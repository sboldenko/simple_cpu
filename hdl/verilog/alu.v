==> flow/design.v <==
module alu
(
	input  clk,
	input  [ 3:0] control, 
	input  [ 7:0] A,
	input  [ 7:0] B,
	output [15:0] Y
);
	reg [15:0] result = 16'h0000;	
	always @ (posedge clk)
	begin
		case (control)
			4'b0001: result = {8'h00, A + B};
			4'b0010: result = {8'h00, A - B};
			4'b0100: result = A * B;
			4'b1000: result = A / B;
		endcase
	end
	assign Y = result;
endmodule
From RTL to reports: alu
What the tools print for alu, step after step.
Lines are those of the file above, counted from 1.
Operators carry their Yosys type and port widths (W data, S select, Z words).
Library cell names are shortened.
The mark n/a stands for no value.
- top module: alu
- clock input: clk
- library: sky130hd
- timing corner: tt_025C_1v80

Elaborated design
Source: Yosys, flattened and elaborated, memories not mapped. Widths are those after wreduce. Registers that Yosys merges into a memory's read port (data or address) are not register bits. Print and check cells do not count. Equal cells are merged and count once.
- output and inout bits: 16
- noted cells after elaboration: 11
- noted bits of input ports: 21
- register bits after elaboration: 16
- multiply operators: 1
- noted reduce/logical cells: 1
- equal/unequal tests: 4
- divide/modulo/power cells: 1
- mux-type cells: 1
- noted add/subtract/negate cells: 2
- operators by type and width (kind ; count):
    $div A8 B8 Y16 ; 1
    $mul A8 B8 Y16 ; 1
    $pmux W16 S4 ; 1
    $add A8 B8 Y8 ; 1
    $sub A8 B8 Y8 ; 1
    $eq A4 B1 Y1 const B ; 1
    $eq A4 B2 Y1 const B ; 1
    $eq A4 B3 Y1 const B ; 1
    $eq A4 B4 Y1 const B ; 1
    $reduce_bool A4 Y1 ; 1

Depth
Longest topological path by Yosys (ltp), each cell counted once; first at word level (registers and memories cut), then after technology mapping (sequential cells cut; the memories' decode and read muxes count).
- depth after elaboration: 2
- noted ABC_AREA: 1
- gate-level depth with buffers at 209
- mapped depth without buffers at 201

After synthesis
The flow's flattened synthesis, as Yosys stat reports it; memories are mapped. The netlist is that of the ABC_AREA named above (0 if unset); the other value can give another one.
- noted standard cells after synthesis: 1319
- flip-flops at 16
- area of sequential cells: 480.5 sq um
- noted buffer cells: 31
- mapped area: 8583.2 sq um
- cell types (type ; count ; area in all (sq um)):
    ha_1 ; 147 ; 1.84E+03
    nand2_1 ; 338 ; 1.27E+03
    inv_1 ; 229 ; 859.574
    fa_1 ; 37 ; 740.71
    edfxtp_1 ; 16 ; 480.461
    xor2_1 ; 39 ; 341.578
    o21ai_0 ; 62 ; 310.298
    nor2_1 ; 75 ; 281.52
    xnor2_1 ; 30 ; 262.752
    nand3_1 ; 52 ; 260.25
    a21oi_1 ; 42 ; 210.202
    nand3_2 ; 13 ; 130.125
    a21o_1 ; 17 ; 127.622
    o21ai_1 ; 20 ; 100.096
    nand2_2 ; 15 ; 93.84
    clkbuf_1 ; 24 ; 90.086
    nand3_4 ; 5 ; 87.584
    nand4_1 ; 14 ; 87.584
Other cell types: 39; their cells: 144.

Path before layout
Source: OpenSTA report_checks on the synthesized netlist (no wires, ideal clock, input and output delay 20% of the period each), path of least setup slack; recovery checks are left aside. Register names are those of the netlist, which keeps one name where synthesis merged equal registers.
- path type: input to register
- from: input B[1]
- to: register result[0]
- input delay at 6760 ps
- setup time: 252 ps
- arrival at 32050 ps
- time at the first pin: 6760 ps
- driving pins on the path: 200
- noted slack: 1498 ps
- buffers on the path: 10
- noted required time: 33548 ps
- clock period: 33800 ps
- noted delay of the path: 25542 ps
- synthesis period reached: 32302 ps
"delay of the path" is the arrival time less input delay plus setup time.
"driving pins on the path": output pins that drive a net of the path, with the launching flip-flop's if there is one; two outputs of one cell count as two.
"synthesis period reached" is the clock period less the worst setup slack; recovery checks do not enter. This is arithmetic on one report: input and output delays are still those of the set period (20% each).
The rows between start and end are the longest chain of elaborated cells between them; the timing report does not say that the signal goes this way. Where chains are equally long, one stands for them.
A line is the first line of the expression or statement that the cell stems from. Yosys adds cells for indexed reads and writes and turns some case tables into memories.
At most two assigning lines are given for a register; there are more.
- cell sequence: buf_4 inv_1 ha_1 inv_1 nor3_1 nand3_2 nand2_2 nand2_1 inv_1 ha_1 nand2_1 nand2_1 nand3_2 nor2_2 ha_1 nand2_1 nand2_1 or2_2 [... 164 more ...] inv_1 nor2_4 nand2_2 nor3_4 buf_6 o21ai_1 ha_1 o21a_1 o21a_1 o21ai_0 nand2_1 a21oi_1 o21bai_1 a21o_1 a21oi_1 nand2_1 nand2_1 nand2_1
- cells in the longest elaborated chain at 2
- elaborated cells on any way between the ends: 2
- noted RTL lines with such cells: 2
- classes of those cells: 1 x div; 1 x mux
- ends and longest elaborated chain, after synthesis (what ; RTL line ; source):
    start, declared ; 6 ; input [ 7:0] B,
    $div A8 B8 Y16 ; 16 ; 4'b1000: result = A / B;
    $pmux W16 S4 ; 12 ; case (control)
    end, assigned ; 13 ; 4'b0001: result = {8'h00, A + B};
    end, assigned ; 14 ; 4'b0010: result = {8'h00, A - B};
    end, declared ; 9 ; reg [15:0] result = 16'h0000;

alu: 2 stored runs of the Yosys and OpenROAD flow on sky130hd. The settings differ; the order carries no meaning. The constraints put input and output delay at 20% of the set period each and load the outputs with 0.01 pF.

Run A
Settings were period_ns = 25.6; CORE_UTILIZATION = 69; SETUP_SLACK_MARGIN = 5.0; PLACE_DENSITY = 0.79; HOLD_SLACK_MARGIN = -0.02; CORE_ASPECT_RATIO = 1.29; ABC_AREA = 1; GPL_ROUTABILITY_DRIVEN = 1; CAP_MARGIN = 20; CORE_MARGIN = 2; SLEW_MARGIN = 20
- stopped before the end: clock tree synthesis reported DPL-0038

Run B
Settings were period_ns = 52.9; CORE_UTILIZATION = 64; PLACE_DENSITY = 0.89; CELL_PAD_IN_SITES_GLOBAL_PLACEMENT = 0; CELL_PAD_IN_SITES_DETAIL_PLACEMENT = 2; TNS_END_PERCENT = 55; CTS_CLUSTER_DIAMETER = 383; SLEW_MARGIN = 30; MAX_ROUTING_LAYER = met4; CAP_MARGIN = 20; CORE_MARGIN = 2
- stopped before the end: placement reported DPL-0033
